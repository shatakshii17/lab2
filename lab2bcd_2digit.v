==> flow/design.v <==
module lab2bcd_1digit(D, ENABLE, LOAD, UP, CLK, CLR, Q, CO);
	input [3:0] D;
    input ENABLE, LOAD, UP, CLK, CLR;
	output reg [3:0] Q;
    output reg CO;
	always @(posedge CLK)
    begin
        if(~CLR)
        begin
            Q <= 4'd0;
        end
        else if(ENABLE)
        begin
			if (LOAD) 
			begin
				Q <= D;
			end
			else if(UP)
			begin
				case(Q)
					4'd9: Q <= 4'd0;
					default: Q <= Q + 4'd1;
				endcase
			end
			else
			begin
				case(Q)
					4'd0: Q <= 4'd9;
					default: Q <= Q - 4'd1;
				endcase
			end
        end
    end
    always @(*)
    begin    
        if(~CLR)
        begin
            CO = 1'b0;
        end
        else if(ENABLE)
        begin
			if(UP && (Q == 4'd9))	 
				CO = 1'b1;
			else if(!UP && (Q == 4'd0)) 	 
				CO = 1'b1;
			else
				CO = 1'b0;
        end
		else
		begin
			CO = 1'b0;
		end
    end
endmodule
module lab2bcd_2digit(D1, D2, ENABLE, LOAD, UP, CLK, CLR, Q1, Q2, CO);
    input [3:0] D1, D2;
    input ENABLE, LOAD, UP, CLK, CLR;
    output [3:0] Q1, Q2;
    output reg CO;
    reg ENABLE_1, ENABLE_2, ENABLE_OVERRIDE, UP_2;
    wire [3:0] q1_w, q2_w;
    wire co1_w, co2_w;
   lab2bcd_1digit U_DIGIT1 (  
        .D(D1),
        .ENABLE(ENABLE_1),
        .LOAD(LOAD),
        .UP(UP),
        .CLK(CLK),
        .CLR(CLR),
        .Q(q1_w),
        .CO(co1_w)
    );
	 lab2bcd_1digit U_DIGIT2 (  
        .D(D2),
        .ENABLE(ENABLE_2),
        .LOAD(LOAD),
        .UP(UP_2),
        .CLK(CLK),
        .CLR(CLR),
        .Q(q2_w),
        .CO(co2_w)
    );
    assign Q1 = q1_w;
    assign Q2 = q2_w;
    always @(*)
    begin
        if(((Q2 == 4'd0 & Q1 == 4'd0) & UP == 1'd0) || 
		((Q2 == 4'd9 && Q1 == 4'd9) && (UP == 1'd1))) begin
            ENABLE_OVERRIDE = 1'd0;
            CO = 1'd1;
        end		
		else begin
			ENABLE_OVERRIDE = 1'd1;
            CO = 1'd0;
		end
	ENABLE_1 = (ENABLE & ENABLE_OVERRIDE) | (ENABLE & LOAD);  
	ENABLE_2 = (( (UP && (Q1 == 4'd9)) || (!UP && (Q1 == 4'd0)) ) & ENABLE_OVERRIDE)
    | (ENABLE & LOAD);  
	UP_2 = (UP && 1'b1);  
    end
endmodule
From RTL to reports: lab2bcd_2digit --
The steps from the RTL of lab2bcd_2digit to its reports follow in flow order. Line numbers count from 1 in the design file above. Operators: Yosys type, input widths -> output width; for muxes data width and select width s. Cell names lack the library's common part. A cell with n/a has no value.
Set-up: top module lab2bcd_2digit, clock CLK, standard-cell library sky130hd, timing corner tt_025C_1v80

Elaborated design --
Counts by Yosys on the flattened word-level netlist (proc, flatten, opt, wreduce; memories kept). Register bits leave out memories and registers merged into their read ports (data or address); mux counts leave out enables and synchronous resets folded into registers. Print and check cells are left out. Cells with the same type and inputs are merged into one.
Operators by class: add/sub/neg operators 4, eq/ne operators 2, mux-type cells 10, bitwise gates (word level) 8, reductions and logical operators 9
Operators by type and width (number):
- $mux 4 | 8
- $add 4x1->4 const B | 2
- $sub 4x1->4 const B | 2
- $eq 4x4->1 const B | 2
- $logic_not 4->1 | 2
- $and 1x1->1 | 5
- $logic_and 1x1->1 | 4
- $or 1x1->1 | 2
- $logic_or 1x1->1 | 2
- $mux 1 | 2
- $not 1->1 | 1
- $logic_not 1->1 | 1
Bit counts: flip-flop bits (word level) 8, bits of input ports 13, output and inout port bits 9

Longest topological paths --
Longest topological path by Yosys (ltp), each cell counted once; first at word level (registers and memories cut), then after technology mapping (sequential cells cut; the memories' decode and read muxes count).
Logic depth: depth after elaboration 7, ABC_AREA 0, depth in mapped cells 6

Mapped cells and area --
The flow's flattened synthesis, as Yosys stat reports it; memories are mapped. The netlist is that of the ABC_AREA named above (0 if unset); the other value can give another one. The area totals of this step are shown rounded.
Cells by type (number):
- dfxtp_1 | 8
- nand2_1 | 12
- a21oi_1 | 8
- nor3_1 | 7
- o21ai_0 | 6
- clkbuf_1 | 7
- xor2_1 | 3
- inv_1 | 6
- or4_4 | 2
- nand3_1 | 4
- a221oi_1 | 2
- a311oi_1 | 2
- o31a_1 | 2
- a211oi_1 | 2
- a21boi_0 | 2
- nor2_1 | 4
- and3_1 | 2
- o22ai_1 | 2
Not listed: further types 18, cells in them 18.
Synthesis totals: standard cells after synthesis 99, cell area after synthesis 694 µm², flip-flop cells 8, buffers 7
The figures by module come from a second, unflattened synthesis with its own total; it is not the netlist above.
Second synthesis, totals: cell total of the unflattened synthesis 115, area total of the unflattened synthesis 898 µm²
Each row is one instance without its submodules.
Modules:
- lab2bcd_1digit | times used 2, cells 50, area 395 µm², sequential area 80.1 µm²
- lab2bcd_2digit | times used 1, cells 15, area 108 µm², sequential area 0.0 µm²

Path before layout --
Source: OpenSTA report_checks on the synthesized netlist (no wires, ideal clock, input and output delay 20% of the period each), path of least setup slack; recovery checks are left aside. Register names are those of the netlist, which keeps one name where synthesis merged equal registers.
Timing path post-synthesis: path kind input-to-output, start in UP, end out CO, clock period 5.3 ns, external input delay 1.060 ns, external output delay 1.060 ns, arrival 2.293 ns, required time 4.240 ns, path slack 1.947 ns, delay of the path 1.233 ns, stages on the path 3, path buffers 0, synthesis period reached 3.353 ns
"delay of the path" = arrival - input delay + setup time. A path that ends at an output port has no setup time. "stages on the path" counts driving pins, that of a launching flip-flop among them; a cell with two outputs on the path counts twice. "synthesis period reached" = period - worst setup slack (recovery checks aside). The figure is calculated, with input and output delays left at 20% of the set period. The rows between start and end are the longest chain of elaborated cells between them; the timing report does not say that the signal goes this way. Where chains are equally long, one stands for them. A line is the first line of the expression or statement that the cell stems from. Yosys adds cells for indexed reads and writes and turns some case tables into memories.
On the way, post-synthesis: cells stage by stage or4_4 or4_4 a21boi_0, length of the longest elaborated chain 4, elaborated cells on any way between the ends 5, classes of those cells 1 x mux; 2 x logic; 2 x reduce/logical
Ends and longest elaborated chain, post-synthesis:
- start: declaration | RTL line 57 | input ENABLE, LOAD, UP, CLK, CLR;
- $not 1->1 | RTL line 87 | if(((Q2 == 4'd0 & Q1 == 4'd0) & UP == 1'd0) ||
- $and 1x1->1 | RTL line 87
- $logic_or 1x1->1 | RTL line 87
- $mux 1 | RTL line 87
- end: declaration | RTL line 59 | output reg CO;

Timing after layout --
Path of least setup slack in the final report of flow run B (OpenROAD, finished layout, wires in). Where an end is a register, its clock arrival counts in the times.
Timing path post-layout: path kind input-to-reg, start in UP, end reg U_DIGIT1.Q[0], clock period 2.58 ns, external input delay 0.52 ns, setup time 0.11 ns, arrival 2.56 ns, required time 2.71 ns, path slack 0.15 ns, stages on the path 13, path buffers 8
The rows between start and end are the longest chain of elaborated cells between them; the timing report does not say that the signal goes this way. Where chains are equally long, one stands for them. At most two assigning lines are given for a register; there are more.
On the way, post-layout: cells stage by stage buf_6 or4_4 or4_4 a21boi_2 buf_4 buf_6 buf_6 buf_6 buf_6 buf_6 buf_6 o31a_1 o22ai_1, length of the longest elaborated chain 6, elaborated cells on any way between the ends 9, classes of those cells 3 x mux; 4 x logic; 2 x reduce/logical
Ends and longest elaborated chain, post-layout:
- start: declaration | RTL line 57 | input ENABLE, LOAD, UP, CLK, CLR;
- $not 1->1 | RTL line 87 | if(((Q2 == 4'd0 & Q1 == 4'd0) & UP == 1'd0) ||
- $and 1x1->1 | RTL line 87
- $logic_or 1x1->1 | RTL line 87
- $mux 1 | RTL line 87
- $and 1x1->1 | RTL line 96 | ENABLE_1 = (ENABLE & ENABLE_OVERRIDE) | (ENABLE & LOAD);
- $or 1x1->1 | RTL line 96
- end: assignment | RTL line 22 | default: Q <= Q + 4'd1;
- end: assignment | RTL line 29 | default: Q <= Q - 4'd1;
- end: declaration | RTL line 4 | output reg [3:0] Q;

Wiki page: lab2bcd_2digit / flow data

Stored flow runs of lab2bcd_2digit (2 of them; Yosys, OpenROAD, sky130hd). They differ in their settings and are not a sequence. Constraints: input delay and output delay 20% of the set period each, output load 0.01 pF.
By "period achieved" is meant the clock period of the run minus its worst setup slack. This is arithmetic on one report: input and output delays are still those of the set period (20% each).
"critical setup path time": the worst setup path's part of the clock period (all of it between registers, 20% less for each end at a port) less its slack. A launch clock that arrives late makes it longer, a capture clock that arrives late makes it shorter.
"power consumption" is the tool's figure for a default switching activity; nothing was simulated.
Measured values are rounded.

* Flow run A | settings: period_ns 2.06; CORE_UTILIZATION 72; SETUP_SLACK_MARGIN -0.13; PLACE_DENSITY_LB_ADDON 0.3; CORE_ASPECT_RATIO 1.6; CELL_PAD_IN_SITES_DETAIL_PLACEMENT 0; TNS_END_PERCENT 35; CTS_CLUSTER_SIZE 29; MIN_ROUTING_LAYER met2; CAP_MARGIN 20; CORE_MARGIN 2; SLEW_MARGIN 20 | unfinished; error PDN-0185 in floorplanning
* Flow run B | settings: period_ns 2.58; CORE_UTILIZATION 38; SETUP_SLACK_MARGIN 0.4; CORE_ASPECT_RATIO 1.09; CELL_PAD_IN_SITES_DETAIL_PLACEMENT 0; TNS_END_PERCENT 50; ABC_AREA 0; CTS_CLUSTER_DIAMETER 382; SLEW_MARGIN 30; CAP_MARGIN 20; CORE_MARGIN 2 | results: period achieved 2.433 ns; total die area 2,190 µm²; smallest hold slack 0.595 ns; summed negative setup slack 0.000 ns; standard-cell area after routing 1,090 µm²; synthesis area 694 µm²; final design utilization 61.7 %; setup slack of the worst path 0.147 ns; power consumption 499 uW; critical setup path time 1.92 ns; class of the worst setup path input-to-reg
